==> flow/design.v <==
package config_pkg;
endpackage
module DX_pipeline #(
    parameter int DataWidth = 8, 
    parameter bit CaptureDataEvenIfInputInvalid = 0,
    parameter bit ClearDataOnReset = 0
) (
    input  logic clk_i,
    input  logic reset_i,
    input logic pipeline_flush, 
    input  logic [31:0] readData1_i, readData2_i,
    input logic [63:0] immediate_i,
    input logic [63:0] PC_i,
    input logic [4:0] rd_i,rs1_i,rs2_i, 
    input logic RegWrite_i, MemWrite_i, MemRead_i, ALUSrc_i, MemToReg_i,
    input logic [2:0] ALUOp_i,
    input logic [2:0] funct3_i,
    input logic [$clog2(6)-1:0] I_Type_i,
    output logic [63:0] immediate_o,
    output logic [63:0] PC_o,
    output logic [31:0] readData1_o, readData2_o,
    output logic [4:0] rd_o,rs1_o,rs2_o, 
    output logic RegWrite_o, MemWrite_o, MemRead_o, ALUSrc_o, MemToReg_o,
    output logic [2:0] ALUOp_o,
    output logic [2:0] funct3_o,
    output logic [$clog2(6)-1:0] I_Type_o,
    input  logic                 valid_i, 
    output logic                 ready_o, 
    output logic                 valid_o, 
    input  logic                 ready_i 
);
typedef enum logic {EMPTY,FULL} state_t;
state_t state_d,state_q;
logic [63:0] PC_d, PC_q;
logic [31:0] readData1_d, readData1_q;
logic [31:0] readData2_d, readData2_q;
logic [63:0] immediate_d, immediate_q;
logic [4:0] rd_d, rd_q, rs1_d, rs1_q, rs2_d, rs2_q;
logic RegWrite_d, RegWrite_q;
logic MemWrite_d, MemWrite_q;
logic MemRead_d, MemRead_q;
logic MemToReg_d, MemToReg_q;
logic ALUSrc_d, ALUSrc_q;
logic [2:0] ALUOp_d, ALUOp_q;
logic [$clog2(6)-1:0] I_Type_d, I_Type_q;
logic [2:0] funct3_d, funct3_q;
always_comb begin
    ready_o = 1;
    valid_o = 0;
    state_d = state_q;
    PC_d = PC_q;
    readData1_d = readData1_q;
    readData2_d = readData2_q;
    immediate_d = immediate_q;
    rd_d = rd_q;
    rs1_d = rs1_q;
    rs2_d = rs2_q;
    RegWrite_d = RegWrite_q;
    MemWrite_d = MemWrite_q;
    MemRead_d = MemRead_q;
    MemToReg_d = MemToReg_q;
    ALUSrc_d = ALUSrc_q;
    ALUOp_d = ALUOp_q;
    funct3_d = funct3_q;
    I_Type_d = I_Type_q;
    case (state_q)
        EMPTY: begin
            if(CaptureDataEvenIfInputInvalid) begin
                if(valid_i & ready_o)begin
                    PC_d = PC_i;
                    readData1_d = readData1_i;
                    readData2_d = readData2_i;
                    immediate_d = immediate_i;
                    rd_d = rd_i;
                    rs1_d = rs1_i;
                    rs2_d = rs2_i;
                    RegWrite_d = RegWrite_i;
                    MemWrite_d = MemWrite_i;
                    MemRead_d = MemRead_i;
                    MemToReg_d = MemToReg_i;
                    ALUSrc_d = ALUSrc_i;
                    ALUOp_d = ALUOp_i;
                    funct3_d = funct3_i;
                    I_Type_d = I_Type_i;
                    state_d = FULL;
                end
            end else begin
                if(ready_o) begin
                    PC_d = PC_i;
                    readData1_d = readData1_i;
                    readData2_d = readData2_i;
                    immediate_d = immediate_i;
                    rd_d = rd_i;
                    rs1_d = rs1_i;
                    rs2_d = rs2_i;
                    RegWrite_d = RegWrite_i;
                    MemWrite_d = MemWrite_i;
                    MemRead_d = MemRead_i;
                    MemToReg_d = MemToReg_i;
                    ALUSrc_d = ALUSrc_i;
                    ALUOp_d = ALUOp_i;
                    funct3_d = funct3_i;
                    I_Type_d = I_Type_i;
                    if(valid_i) begin
                        state_d = FULL;
                    end
                end
            end
        end
        FULL: begin
            valid_o = 1;
            ready_o = 0;
            if(ready_i) begin
                ready_o = 1;
                state_d = EMPTY;
                if(valid_i) begin
                    PC_d = PC_i;
                    readData1_d = readData1_i;
                    readData2_d = readData2_i;
                    immediate_d = immediate_i;
                    rd_d = rd_i;
                    rs1_d = rs1_i;
                    rs2_d = rs2_i;
                    RegWrite_d = RegWrite_i;
                    MemWrite_d = MemWrite_i;
                    MemRead_d = MemRead_i;
                    MemToReg_d = MemToReg_i;
                    ALUSrc_d = ALUSrc_i;
                    ALUOp_d = ALUOp_i;
                    funct3_d = funct3_i;
                    I_Type_d = I_Type_i;
                    state_d = FULL;
                end
            end
        end
    endcase
end
always_ff @(posedge clk_i) begin
    if(reset_i) begin
        if(ClearDataOnReset) begin
            PC_q <= '0;
            readData1_q <= '0;
            readData2_q <= '0;
            immediate_q <= '0;
            rd_q <= '0;
            rs1_q <= '0;
            rs2_q <= '0;
            RegWrite_q <= 0;
            MemWrite_q <= 0;
            MemRead_q <= 0;
            MemToReg_q <= 0;
            ALUSrc_q <= 0;
            ALUOp_q <= '0;
            funct3_q <= '0;
            I_Type_q <= '0;
        end
        state_q <= EMPTY;
    end else if(pipeline_flush) begin
        readData1_q <= '0;
        readData2_q <= '0;
        immediate_q <= '0;
        rd_q <= '0;
        rs1_q <= '0;
        rs2_q <= '0;
        RegWrite_q <= 0;
        MemWrite_q <= 0;
        MemRead_q <= 0;
        MemToReg_q <= 0;
        ALUSrc_q <= 0;
        ALUOp_q <= '0;
        funct3_q <= '0;
        I_Type_q <= '0;
        PC_q <= '0;
    end else begin
        state_q <= state_d;
        PC_q <= PC_d;
        readData1_q <= readData1_d;
        readData2_q <= readData2_d;
        immediate_q <= immediate_d;
        rd_q <= rd_d;
        rs1_q <= rs1_d;
        rs2_q <= rs2_d;
        RegWrite_q <= RegWrite_d;
        MemWrite_q <= MemWrite_d;
        MemRead_q <= MemRead_d;
        MemToReg_q <= MemToReg_d;
        ALUSrc_q <= ALUSrc_d;
        ALUOp_q <= ALUOp_d;
        funct3_q <= funct3_d;
        I_Type_q <= I_Type_d;
    end
end
assign PC_o = PC_q;
assign readData1_o = readData1_q;
assign readData2_o = readData2_q;
assign immediate_o = immediate_q;
assign rd_o = rd_q;
assign rs1_o = rs1_q;
assign rs2_o = rs2_q;
assign RegWrite_o = RegWrite_q;
assign MemWrite_o = MemWrite_q;
assign MemRead_o = MemRead_q;
assign MemToReg_o = MemToReg_q;
assign ALUSrc_o = ALUSrc_q;
assign ALUOp_o = ALUOp_q;
assign funct3_o = funct3_q;
assign I_Type_o = I_Type_q;
endmodule
From RTL to reports: DX_pipeline:

What the tools print for DX_pipeline, step after step.
Line numbers count from 1 in the design file above.
Cell names lack the library's common part.
Not given: n/a

* top: DX_pipeline
* clock: clk_i
* cell library: sky130hd
* corner: tt_025C_1v80

After elaboration:

Source: Yosys, flattened and elaborated, memories not mapped. Widths are those after wreduce. Registers that Yosys merges into a memory's read port (data or address) are not register bits. Print and check cells do not count. Equal cells are merged and count once.

* equality and inequality tests: 2
* shifts and indexed selects: 0
* bitwise operators: 2
* multiplexer cells: 51
* reductions and logical operators: 1
* $add $sub $neg: 0
* order comparisons: 0
* multipliers: 0
* divide/modulo/power cells: 0

Operator list (number)
* 64-bit case mux with 2-bit select: 2
* 64-bit 2-to-1 mux: 4
* 32-bit case mux with 2-bit select: 2
* 32-bit 2-to-1 mux: 4
* 5-bit case mux with 2-bit select: 3
* 5-bit 2-to-1 mux: 6
* 3-bit case mux with 2-bit select: 3
* 3-bit 2-to-1 mux: 6
* 1-bit case mux with 2-bit select: 8
* 1-bit 2-to-1 mux: 13
* 3-bit inequality test (second input constant): 2
* 3-bit AND reduction: 1
* 1-bit inverter: 2

* register bits after elaboration: 222
* memory bits (read-only): 0
* RAM bits: 0
* output and inout port bits: 223
* bits in latches: 0
* word width x clocked read ports: 0
* memory cells: 0

Logic depth:

Longest topological path by Yosys (ltp), each cell counted once; first at word level (registers and memories cut), then after technology mapping (sequential cells cut; the memories' decode and read muxes count).

* word-level depth: 3
* ABC_AREA: 0
* mapped depth: 4
* depth with buffers taken out: 2

Netlist:

Yosys stat after the flow's synthesis: flattened, memories mapped to cells. It holds for the ABC_AREA given above (unset counts as 0); a run with the other value may have another netlist.

Cells by type (number)
* edfxtp_1: 221
* nor2b_1: 220
* buf_2: 17
* clkbuf_1: 6
* dfxtp_1: 1
* buf_4: 2
* nand2b_1: 2
* a32o_1: 1
* and2b_1: 1
* inv_1: 2
* a31oi_1: 1
* nand2_1: 1
* nor2_1: 1

* buffer cells: 25
* flip-flop cells: 222
* synthesis area: 0.0082066 mm²
* sequential area: 0.0066564 mm²
* mapped cells: 476

Worst setup path after synthesis:

Path of least setup slack by OpenSTA after synthesis, without wires, with an ideal clock, recovery checks aside; 20% of the period is set as input and as output delay. Where synthesis merged equal registers, the netlist keeps one of their names.

* path type: input to register
* start point: input pipeline_flush
* end point: register ALUOp_q[0]
* arrival: 15.723 ns
* delay of the path: 13.278 ns
* stages on the path: 4
* period: 16.9 ns
* data required time: 15.965 ns
* buffers on the path: 2
* library setup time: 0.935 ns
* input delay: 3.380 ns
* path slack: 0.242 ns
* synthesis period reached: 16.658 ns

"delay of the path" is the arrival time less input delay plus setup time.
"stages on the path" counts driving pins, that of a launching flip-flop among them; a cell with two outputs on the path counts twice.
"synthesis period reached" = period - worst setup slack (recovery checks aside). The figure is calculated, with input and output delays left at 20% of the set period.
The rows between start and end are the longest chain of elaborated cells between them; the timing report does not say that the signal goes this way. Where chains are equally long, one stands for them.
A line is the first line of the expression or statement that the cell stems from. Yosys adds cells for indexed reads and writes and turns some case tables into memories.
A register here has more assigning lines than the two given.

* cells stage by stage: buf_4 > clkbuf_1 > inv_1 > a31oi_1
* cells in the longest elaborated chain: 2

Ends and longest elaborated chain, after synthesis
* from (decl): line 10 `input logic pipeline_flush,`
* 3-bit inequality test
* 3-bit AND reduction
* to (assign): line 153 `ALUOp_q <= '0;`
* to (assign): line 188 `ALUOp_q <= ALUOp_d;`
* to (decl): line 44 `logic [2:0] ALUOp_d, ALUOp_q;`

Subject: flow runs of DX_pipeline

Hi,

DX_pipeline on sky130hd: 2 stored runs with different settings, listed in no order. Input and output delays are each 20% of the period that was set; the output load is 0.01 pF.

### Flow run 1

==> flow/run.sh <==
#!/bin/bash
# the make line also repeats the synthesis and layout settings of config.mk as NAME=value (left out here)
make -C /OpenROAD-flow-scripts/flow DESIGN_CONFIG=/design/flow/config.mk WORK_HOME=/design/flow/orfs CLKGATE_MAP_FILE= finish
==> flow/config.mk <==
export PLATFORM = sky130hd
export DESIGN_NAME = DX_pipeline
export DESIGN_NICKNAME = DX_pipeline
export VERILOG_FILES = /design/flow/design.v
export SDC_FILE = /design/flow/constraint.sdc
export NUM_CORES = 4
export LEC_CHECK = 0
export ABC_AREA = 0
export CAP_MARGIN = 20
export CELL_PAD_IN_SITES_GLOBAL_PLACEMENT = 1
export CORE_ASPECT_RATIO = 0.8
export CORE_MARGIN = 6
export CORE_UTILIZATION = 70
export GPL_ROUTABILITY_DRIVEN = 1
export GPL_TIMING_DRIVEN = 1
export PLACE_DENSITY_LB_ADDON = 0.09
export SETUP_SLACK_MARGIN = 0.78
export SLEW_MARGIN = 35
==> flow/constraint.sdc <==
create_clock -name core_clock -period 12.4 [get_ports {clk_i}]
set_input_delay 2.4800 -clock core_clock [delete_from_list [all_inputs] [get_ports {clk_i}]]
set_output_delay 2.4800 -clock core_clock [all_outputs]
set_load 0.01 [all_outputs]

Outcome of flow run 1: no final report: placement broke off with PPL-0024

### Flow run 2

==> flow/run.sh <==
#!/bin/bash
# the make line also repeats the synthesis and layout settings of config.mk as NAME=value (left out here)
make -C /OpenROAD-flow-scripts/flow DESIGN_CONFIG=/design/flow/config.mk WORK_HOME=/design/flow/orfs CLKGATE_MAP_FILE= finish
==> flow/config.mk <==
export PLATFORM = sky130hd
export DESIGN_NAME = DX_pipeline
export DESIGN_NICKNAME = DX_pipeline
export VERILOG_FILES = /design/flow/design.v
export SDC_FILE = /design/flow/constraint.sdc
export NUM_CORES = 4
export LEC_CHECK = 0
export ABC_AREA = 0
export CAP_MARGIN = 35
export CORE_MARGIN = 10
export CORE_UTILIZATION = 71
export CTS_CLUSTER_DIAMETER = 325
export PLACE_DENSITY = 0.49
export SETUP_SLACK_MARGIN = 5.0
export SLEW_MARGIN = 30
export TNS_END_PERCENT = 55
==> flow/constraint.sdc <==
create_clock -name core_clock -period 29.1 [get_ports {clk_i}]
set_input_delay 5.8200 -clock core_clock [delete_from_list [all_inputs] [get_ports {clk_i}]]
set_output_delay 5.8200 -clock core_clock [all_outputs]
set_load 0.01 [all_outputs]

Outcome of flow run 2: no final report: placement broke off with GPL-0301

Regards
