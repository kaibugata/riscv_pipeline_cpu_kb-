==> flow/design.v <==
package config_pkg;
endpackage
module MW_pipeline #(
    parameter int DataWidth = 8, 
    parameter bit CaptureDataEvenIfInputInvalid = 0,
    parameter bit ClearDataOnReset = 0
) (
    input  logic clk_i,
    input  logic reset_i,
    input logic pipeline_flush, 
    input [31:0] mem_data_i,
    input [4:0] rd_i, 
    input [31:0] mem_address_i,
    input RegWrite_i, MemToReg_i,
    output [31:0] mem_data_o,
    output [31:0] mem_address_o,
    output [4:0] rd_o, 
    output RegWrite_o, MemToReg_o,
    input  logic                 valid_i, 
    output logic                 ready_o, 
    output logic                 valid_o, 
    input  logic                 ready_i 
);
typedef enum logic {EMPTY,FULL} state_t;
state_t state_d,state_q;
logic [31:0] mem_data_d, mem_data_q;
logic [4:0]  rd_d, rd_q;
logic [31:0] mem_address_d, mem_address_q;
logic        RegWrite_d, RegWrite_q;
logic        MemToReg_d, MemToReg_q;
always_comb begin
    ready_o = 1;
    valid_o = 0;
    state_d = state_q;
    mem_data_d = mem_data_q;
    rd_d = rd_q;
    mem_address_d = mem_address_q;
    RegWrite_d = RegWrite_q;
    MemToReg_d = MemToReg_q;
    case (state_q)
        EMPTY: begin
            if(CaptureDataEvenIfInputInvalid) begin
                if(valid_i & ready_o)begin
                    mem_data_d = mem_data_i;
                    rd_d = rd_i;
                    mem_address_d = mem_address_i;
                    RegWrite_d = RegWrite_i;
                    MemToReg_d = MemToReg_i;
                    state_d = FULL;
                end
            end else begin
                if(ready_o) begin
                    mem_data_d = mem_data_i;
                    rd_d = rd_i;
                    mem_address_d = mem_address_i;
                    RegWrite_d = RegWrite_i;
                    MemToReg_d = MemToReg_i;
                    if(valid_i) begin
                        state_d = FULL;
                    end
                end
            end
        end
        FULL: begin
            valid_o = 1;
            ready_o = 0;
            if(ready_i) begin
                ready_o = 1;
                state_d = EMPTY;
                if(valid_i) begin
                    mem_data_d = mem_data_i;
                    rd_d = rd_i;
                    mem_address_d = mem_address_i;
                    RegWrite_d = RegWrite_i;
                    MemToReg_d = MemToReg_i;
                    state_d = FULL;
                end
            end
        end
    endcase
end
always_ff @(posedge clk_i) begin
    if (reset_i) begin
        if (ClearDataOnReset) begin
            mem_data_q <= '0;
            rd_q <= '0;
            mem_address_q <= '0;
            RegWrite_q <= 0;
            MemToReg_q <= 0;
        end
    state_q <= EMPTY;
end else begin
    state_q <= state_d;
    mem_data_q <= mem_data_d;
    rd_q <= rd_d;
    mem_address_q <= mem_address_d;
    RegWrite_q <= RegWrite_d;
    MemToReg_q <= MemToReg_d;
end
end
assign mem_data_o = mem_data_q;
assign rd_o = rd_q;
assign mem_address_o = mem_address_q;
assign RegWrite_o = RegWrite_q;
assign MemToReg_o = MemToReg_q;
endmodule
# --- Tool chain data of MW_pipeline ---
# The steps from the RTL of MW_pipeline to its reports follow in flow order.
# Lines are those of the file above, counted from 1.
inputs:
  top: "MW_pipeline"
  clock_port: "clk_i"
  lib: "sky130hd"
  pvt_corner: "tt_025C_1v80"

# --- Word-level counts ---
# Counts by Yosys on the flattened word-level netlist (proc, flatten, opt, wreduce; memories kept). Register bits leave out memories and registers merged into their read ports (data or address). Print and check cells are left out. Cells with the same type and inputs are merged into one.
word_totals:
  regBits: 72
  in_bits: 76
  output_inout_bits: 73
op_classes:
  eq_ne: 2
  n_mux: 21
  bitwise: 2
  reduce_and_logical: 1
op_table:
  columns: ["op", "count"]
  rows:
  - ["case mux 32 bit (select 2 bit)", 2]
  - ["2-to-1 mux 32 bit", 4]
  - ["case mux 5 bit (select 2 bit)", 1]
  - ["2-to-1 mux 5 bit", 2]
  - ["case mux 1 bit (select 2 bit)", 5]
  - ["2-to-1 mux 1 bit", 7]
  - ["!= test 2 bit (second input constant)", 2]
  - ["AND reduction 3 bit", 1]
  - ["NOT 1 bit", 2]

# --- Logic depth ---
# Longest topological path by Yosys (ltp), each cell counted once; first at word level (registers and memories cut), then after technology mapping (sequential cells cut; the memories' decode and read muxes count).
logic_depth:
  word_depth: 3
  ABC_AREA: 0
  ltp_mapped: 2
  ltp_nobuf: 2

# --- Synthesis result ---
# Yosys stat after the flow's synthesis: flattened, memories mapped to cells. It holds for the ABC_AREA given above (unset counts as 0); a run with the other value may have another netlist.
# The area totals of this step are shown rounded.
types:
  columns: ["cell", "count"]
  rows:
  - ["sky130_fd_sc_hd__edfxtp_1", 71]
  - ["sky130_fd_sc_hd__dfxtp_1", 1]
  - ["sky130_fd_sc_hd__nand2b_4", 1]
  - ["sky130_fd_sc_hd__a21oi_2", 1]
  - ["sky130_fd_sc_hd__a21oi_1", 1]
  - ["sky130_fd_sc_hd__inv_1", 1]
  - ["sky130_fd_sc_hd__nand2_1", 1]
mapped:
  cell_count: 77
  synth_area_um2: 2190
  seqArea_um2: 2150
  flip_flops: 72

# --- Path before layout ---
# Source: OpenSTA report_checks on the synthesized netlist (no wires, ideal clock, input and output delay 20% of the period each), path of least setup slack; recovery checks are left aside. Register names are those of the netlist, which keeps one name where synthesis merged equal registers.
synth_timing:
  path_type: "input-to-reg"
  start: "input port ready_i"
  end: "register MemToReg_q"
  tclk_ps: 5840
  launch_ps: 1168
  t_arrival_ps: 4681
  path_slack_ps: 635
  path_delay_ps: 4037
  path_stages: 2
  path_buffers: 0
  period_less_setup_slack_ps: 5205
# "path_delay_ps" = arrival - input delay + setup time.
# "path_stages": output pins that drive a net of the path, with the launching flip-flop's if there is one; two outputs of one cell count as two.
# "period_less_setup_slack_ps" = period - worst setup slack (recovery checks aside). The figure is calculated, with input and output delays left at 20% of the set period.
# The rows between start and end are the longest chain of elaborated cells between them; the timing report does not say that the signal goes this way. Where chains are equally long, one stands for them.
# A line is the first line of the expression or statement that the cell stems from. Yosys adds cells for indexed reads and writes and turns some case tables into memories.
# Only ways into the end's enable, where the timed path ends, are counted here.
synth_via:
  cell_sequence: "sky130_fd_sc_hd__nand2_1 sky130_fd_sc_hd__a21oi_1"
  elab_chain_cells: 2
  cells_between: 2
  lines_between: 0
  cone_classes: "1 x eq/ne; 1 x reduce/logical"
synth_lines:
  columns: ["element", "line", "text"]
  rows:
  - ["start, declared", 22, "input  logic                 ready_i"]
  - ["!= test 2 bit", null, null]
  - ["AND reduction 3 bit", null, null]
  - ["end, assigned", 89, "MemToReg_q <= 0;"]
  - ["end, assigned", 98, "MemToReg_q <= MemToReg_d;"]
  - ["end, declared", 30, "logic        MemToReg_d, MemToReg_q;"]

# --- Timing after layout ---
# Path of least setup slack in the final report of entry A (OpenROAD, finished layout, wires in). Where an end is a register, its clock arrival counts in the times.
# The report prints the path's times to 10 ps; the period is as set.
layout_timing:
  path_type: "input-to-output"
  start: "input port ready_i"
  end: "output port ready_o"
  tclk_ps: 5030
  out_delay_ps: 1010
  launch_ps: 1010
  t_arrival_ps: 2160
  path_slack_ps: 1870
  path_stages: 3
  path_buffers: 2
# The rows between start and end are the longest chain of elaborated cells between them; the timing report does not say that the signal goes this way. Where chains are equally long, one stands for them.
layout_via:
  cell_sequence: "sky130_fd_sc_hd__clkdlybuf4s50_1 sky130_fd_sc_hd__nand2b_4 sky130_fd_sc_hd__clkdlybuf4s50_1"
  elab_chain_cells: 2
  cells_between: 2
  lines_between: 2
  cone_classes: "2 x mux"
layout_lines:
  columns: ["element", "line", "text"]
  rows:
  - ["start, declared", 22, "input  logic                 ready_i"]
  - ["2-to-1 mux 1 bit", 67, "if(ready_i) begin"]
  - ["case mux 1 bit (select 2 bit)", 40, "case (state_q)"]
  - ["end, declared", 20, "output logic                 ready_o,"]

--- measured runs ---
MW_pipeline through Yosys and OpenROAD on sky130hd: 2 stored runs, unordered, with their settings and measured results. The constraints put input and output delay at 20% of the set period each and load the outputs with 0.01 pF.
"achievedPeriod_ps" is the run's clock period less its worst setup slack. It is reckoned from that one timing run; input and output delays stay at 20% of the period that was set.
"worst_path_allowed_less_slack_ps" means the part of the period allowed to the worst setup path (the constraints hold back 20% at inputs and 20% at outputs) less its slack; where the path has registers, the arrival times of their clocks count too.
"worst_path_allowed_less_slack_ps" is known to 10 ps.
Measured values are rounded.

--- entry A ---
==> flow/run.sh <==
#!/bin/bash
# the make line also repeats the synthesis and layout settings of config.mk as NAME=value (left out here)
make -C /OpenROAD-flow-scripts/flow DESIGN_CONFIG=/design/flow/config.mk WORK_HOME=/design/flow/orfs CLKGATE_MAP_FILE= finish
==> flow/config.mk <==
export PLATFORM = sky130hd
export DESIGN_NAME = MW_pipeline
export DESIGN_NICKNAME = MW_pipeline
export VERILOG_FILES = /design/flow/design.v
export SDC_FILE = /design/flow/constraint.sdc
export NUM_CORES = 4
export LEC_CHECK = 0
export ABC_AREA = 0
export CAP_MARGIN = 20
export CORE_MARGIN = 2
export CORE_UTILIZATION = 33
export GPL_ROUTABILITY_DRIVEN = 0
export PLACE_DENSITY_LB_ADDON = 0.04
export SETUP_SLACK_MARGIN = 0.63
export SLEW_MARGIN = 15
export TNS_END_PERCENT = 40
==> flow/constraint.sdc <==
create_clock -name core_clock -period 5.03 [get_ports {clk_i}]
set_input_delay 1.0060 -clock core_clock [delete_from_list [all_inputs] [get_ports {clk_i}]]
set_output_delay 1.0060 -clock core_clock [all_outputs]
set_load 0.01 [all_outputs]

==> results, as YAML <==
results:
  dieArea_um2: 7290
  hold_worst_slack_ps: 561
  final_cell_area_um2: 4020
  achievedPeriod_ps: 3163
  worst_path_allowed_less_slack_ps: 1150
  worst_path_kind: "input-to-output"
  timing.setup.ws_ps: 1870
  yosys.chip_area_um2: 2190

--- entry B ---
==> flow/run.sh <==
#!/bin/bash
# the make line also repeats the synthesis and layout settings of config.mk as NAME=value (left out here)
make -C /OpenROAD-flow-scripts/flow DESIGN_CONFIG=/design/flow/config.mk WORK_HOME=/design/flow/orfs CLKGATE_MAP_FILE= finish
==> flow/config.mk <==
export PLATFORM = sky130hd
export DESIGN_NAME = MW_pipeline
export DESIGN_NICKNAME = MW_pipeline
export VERILOG_FILES = /design/flow/design.v
export SDC_FILE = /design/flow/constraint.sdc
export NUM_CORES = 4
export LEC_CHECK = 0
export CAP_MARGIN = 20
export CORE_MARGIN = 2
export CORE_UTILIZATION = 31
export SLEW_MARGIN = 20
==> flow/constraint.sdc <==
create_clock -name core_clock -period 5.36 [get_ports {clk_i}]
set_input_delay 1.0720 -clock core_clock [delete_from_list [all_inputs] [get_ports {clk_i}]]
set_output_delay 1.0720 -clock core_clock [all_outputs]
set_load 0.01 [all_outputs]

==> results, as YAML <==
results:
  dieArea_um2: 7740
  hold_worst_slack_ps: 556
  final_cell_area_um2: 3980
  achievedPeriod_ps: 3288
  worst_path_allowed_less_slack_ps: 1140
  worst_path_kind: "input-to-output"
  timing.setup.ws_ps: 2070
  yosys.chip_area_um2: 2190
--- end ---
