==> flow/design.v <==
package config_pkg;
endpackage
module XM_pipeline #(
    parameter int DataWidth = 8, 
    parameter bit CaptureDataEvenIfInputInvalid = 0,
    parameter bit ClearDataOnReset = 0
) (
    input  logic clk_i,
    input  logic reset_i,
    input logic pipeline_flush, 
    input logic zero_i,
    input logic [63:0] BranchPC_i,
    input logic [63:0] result_i,
    input logic [63:0] MuxRes_i, 
    input logic [4:0] rd_i, 
    input logic RegWrite_i, MemWrite_i, MemRead_i, MemToReg_i, 
    input logic [2:0] funct3_i,
    input logic [$clog2(6)-1:0] I_Type_i,
    input logic ltz_i,
    output logic zero_o,
    output logic ltz_o,
    output logic [63:0] BranchPC_o,
    output logic [63:0] result_o,
    output logic [63:0] MuxRes_o,
    output logic [4:0] rd_o, 
    output logic RegWrite_o, MemWrite_o, MemRead_o, MemToReg_o,
    output logic [2:0] funct3_o,
    output logic [$clog2(6)-1:0] I_Type_o,
    input  logic                 valid_i, 
    output logic                 ready_o, 
    output logic                 valid_o, 
    input  logic                 ready_i 
);
typedef enum logic {EMPTY,FULL} state_t;
state_t state_d,state_q;
logic zero_d, zero_q;
logic [63:0] BranchPC_d, BranchPC_q;
logic [63:0] result_d, result_q;
logic [63:0] MuxRes_d, MuxRes_q;  
logic [4:0] rd_d, rd_q;
logic RegWrite_d, RegWrite_q;
logic MemWrite_d, MemWrite_q;
logic MemRead_d, MemRead_q;
logic MemToReg_d, MemToReg_q;
logic [$clog2(6)-1:0] I_Type_d, I_Type_q;
logic [2:0] funct3_d, funct3_q;
logic ltz_d, ltz_q;
always_comb begin
    ready_o = 1;
    valid_o = 0;
    state_d = state_q;
    zero_d = zero_q;
    BranchPC_d = BranchPC_q;
    result_d = result_q;
    MuxRes_d = MuxRes_q;
    rd_d = rd_q;
    RegWrite_d = RegWrite_q;
    MemWrite_d = MemWrite_q;
    MemRead_d = MemRead_q;
    MemToReg_d = MemToReg_q;
    funct3_d = funct3_q;
    I_Type_d = I_Type_q;
    ltz_d = ltz_q;
    case (state_q)
        EMPTY: begin
            if(CaptureDataEvenIfInputInvalid) begin
                if(valid_i & ready_o)begin
                    zero_d = zero_i;
                    BranchPC_d = BranchPC_i;
                    result_d = result_i;
                    MuxRes_d = MuxRes_i;
                    rd_d = rd_i;
                    RegWrite_d = RegWrite_i;
                    MemWrite_d = MemWrite_i;
                    MemRead_d = MemRead_i;
                    MemToReg_d = MemToReg_i;
                    funct3_d = funct3_i;
                    I_Type_d = I_Type_i;
                    ltz_d = ltz_i;
                    state_d = FULL;
                end
            end else begin
                if(ready_o) begin
                    zero_d = zero_i;
                    BranchPC_d = BranchPC_i;
                    result_d = result_i;
                    MuxRes_d = MuxRes_i;
                    rd_d = rd_i;
                    RegWrite_d = RegWrite_i;
                    MemWrite_d = MemWrite_i;
                    MemRead_d = MemRead_i;
                    MemToReg_d = MemToReg_i;
                    funct3_d = funct3_i;
                    I_Type_d = I_Type_i;
                    ltz_d = ltz_i;
                    if(valid_i) begin
                        state_d = FULL;
                    end
                end
            end
        end
        FULL: begin
            valid_o = 1;
            ready_o = 0;
            if(ready_i) begin
                ready_o = 1;
                state_d = EMPTY;
                if(valid_i) begin
                    zero_d = zero_i;
                    BranchPC_d = BranchPC_i;
                    result_d = result_i;
                    MuxRes_d = MuxRes_i;
                    rd_d = rd_i;
                    RegWrite_d = RegWrite_i;
                    MemWrite_d = MemWrite_i;
                    MemRead_d = MemRead_i;
                    MemToReg_d = MemToReg_i;
                    funct3_d = funct3_i;
                    I_Type_d = I_Type_i;
                    ltz_d = ltz_i;
                    state_d = FULL;
                end
            end
        end
    endcase
end
always_ff @(posedge clk_i) begin
    if(reset_i) begin
        if(ClearDataOnReset) begin
            zero_q <= 0;
            BranchPC_q <= '0;
            result_q <= '0;
            MuxRes_q <= '0;
            rd_q <= '0;
            RegWrite_q <= 0;
            MemWrite_q <= 0;
            MemRead_q <= 0;
            MemToReg_q <= 0;
            funct3_q <= '0;
            I_Type_q <= '0;
            ltz_q <= '0;
        end
        state_q <= EMPTY;
    end else if(pipeline_flush) begin
        zero_q <= '0;
        BranchPC_q <= '0;
        result_q <= '0;
        MuxRes_q <= '0;
        rd_q <= '0;
        ltz_q <= '0;
        RegWrite_q <= 0;
        MemWrite_q <= 0;
        MemRead_q <= 0;
        MemToReg_q <= 0;
        funct3_q <= '0;
        I_Type_q <= '0;
    end else begin
        state_q <= state_d;
        zero_q <= zero_d;
        BranchPC_q <= BranchPC_d;
        result_q <= result_d;
        MuxRes_q <= MuxRes_d;
        rd_q <= rd_d;
        RegWrite_q <= RegWrite_d;
        MemWrite_q <= MemWrite_d;
        MemRead_q <= MemRead_d;
        MemToReg_q <= MemToReg_d;
        funct3_q <= funct3_d;
        I_Type_q <= I_Type_d;
        ltz_q <= ltz_d;
    end
end
assign zero_o = zero_q;
assign BranchPC_o = BranchPC_q;
assign result_o = result_q;
assign MuxRes_o = MuxRes_q;
assign rd_o = rd_q;
assign RegWrite_o = RegWrite_q;
assign MemWrite_o = MemWrite_q;
assign MemRead_o = MemRead_q;
assign MemToReg_o = MemToReg_q;
assign funct3_o = funct3_q;
assign I_Type_o = I_Type_q;
assign ltz_o = ltz_q;
endmodule
From RTL to reports: XM_pipeline
What the tools print for XM_pipeline, step after step.
Lines are those of the file above, counted from 1.
Operators carry their Yosys type and port widths (W data, S select, Z words).
Cell names lack the library's common part.
A cell with n/a has no value.

inputs
  top = XM_pipeline
  clock = clk_i
  library = sky130hd
  library corner = tt_025C_1v80

After elaboration
Yosys after proc, flatten, opt, wreduce and memory -nomap, before mapping. Memory bits, and registers merged into a memory's read port (data or address), are not among the register bits. Print and check cells are not counted. Equal cells are merged and count once.

storage and ports
  bits in registers = 210
  input bits = 214
  output and inout bits = 211
  elaborated cells = 60

operators by class
  equality and inequality tests = 2
  mux-type cells = 42
  bitwise gates (word level) = 2
  reductions and logical operators = 1

operator list
  operator              count
  $pmux W64 S2          3
  $mux W64              6
  $pmux W1 S2           9
  $mux W1               15
  $pmux W3 S2           2
  $mux W3               4
  $pmux W5 S2           1
  $mux W5               2
  $ne A3 B3 Y1 const B  2
  $reduce_and A3 Y1     1
  $not A1 Y1            2

Logic depth
Longest topological path by Yosys (ltp), each cell counted once; first at word level (registers and memories cut), then after technology mapping (sequential cells cut; the memories' decode and read muxes count).

logic depth
  word-level depth = 3
  ABC_AREA = 1
  mapped depth = 5

After synthesis
Source: synth_stat.txt of the flow (Yosys; design flattened, memories mapped). It holds for the ABC_AREA given above (unset counts as 0); a run with the other value may have another netlist.
The area totals of this step are shown rounded.

mapped netlist
  mapped cells = 662
  synthesis area = 0.00822 mm2
  area of sequential cells = 0.0063 mm2
  mapped flip-flops = 210
  buffers = 23

cells by type
  type      count  area in all (um2)
  edfxtp_1  209    6.28E+03
  inv_1     212    795.763
  nor2_1    212    795.763
  clkbuf_8  20     275.264
  buf_6     3      33.782
  dfxtp_1   1      20.019
  nand2_1   4      15.014
  a31oi_1   1      6.256

Path before layout
Source: OpenSTA report_checks on the synthesized netlist (no wires, ideal clock, input and output delay 20% of the period each), path of least setup slack; recovery checks are left aside. Register names are those of the netlist, which keeps one name where synthesis merged equal registers.

timing after synthesis
  path kind = input to register
  from = in pipeline_flush
  to = reg BranchPC_q[0]
  period = 32.5 ns
  input delay = 6.500 ns
  launch time at the first pin = 6.500 ns
  arrival time = 17.905 ns
  required time = 31.597 ns
  path slack = 13.692 ns
  delay of the path = 12.308 ns
  stages on the path = 3
  buffers on the path = 1
  synthesis period reached = 18.808 ns

"delay of the path" = arrival - input delay + setup time.
"stages on the path" counts driving pins, that of a launching flip-flop among them; a cell with two outputs on the path counts twice.
"synthesis period reached" is the clock period less the worst setup slack; recovery checks do not enter. This is arithmetic on one report: input and output delays are still those of the set period (20% each).
Between the ends stands the longest chain of elaborated cells between them, by number of cells; it is not shown to be the way that was timed. Of several equally long chains one is given.
A line is the first line of the expression or statement that the cell stems from. Yosys adds cells for indexed reads and writes and turns some case tables into memories.
A register here has more assigning lines than the two given.

between the ends, after synthesis
  cells stage by stage = buf_6 -> inv_1 -> a31oi_1
  cells in the longest elaborated chain = 2

ends and longest elaborated chain, after synthesis
  item               line  RTL
  start, declared    10    input logic pipeline_flush,
  $ne A3 B3 Y1       n/a
  $reduce_and A3 Y1  n/a
  end, assigned      131   BranchPC_q <= '0;
  end, assigned      160   BranchPC_q <= BranchPC_d;
  end, declared      37    logic [63:0] BranchPC_d, BranchPC_q;

--- runs ---
module XM_pipeline, platform sky130hd, 2 stored runs of the flow under differing settings, order arbitrary. Input and output delays are each 20% of the period that was set; the output load is 0.01 pF.
A setting shown as n/a is not set for that run.

name                                record 1  record 2
period_ns                           9.99      16.2
CORE_UTILIZATION                    50        58
PLACE_DENSITY_LB_ADDON              0.23      0.19
CORE_MARGIN                         9         2
CELL_PAD_IN_SITES_GLOBAL_PLACEMENT  2         2
CELL_PAD_IN_SITES_DETAIL_PLACEMENT  2         n/a
TNS_END_PERCENT                     35        40
ABC_AREA                            1         1
GPL_TIMING_DRIVEN                   0         1
CAP_MARGIN                          0         20
SLEW_MARGIN                         20        0
GPL_ROUTABILITY_DRIVEN              n/a       0
CTS_CLUSTER_SIZE                    n/a       74
MIN_ROUTING_LAYER                   n/a       met1

Record 1: no final report: placement broke off with FLW-0024
Record 2: no final report: placement broke off with FLW-0024
--- end ---
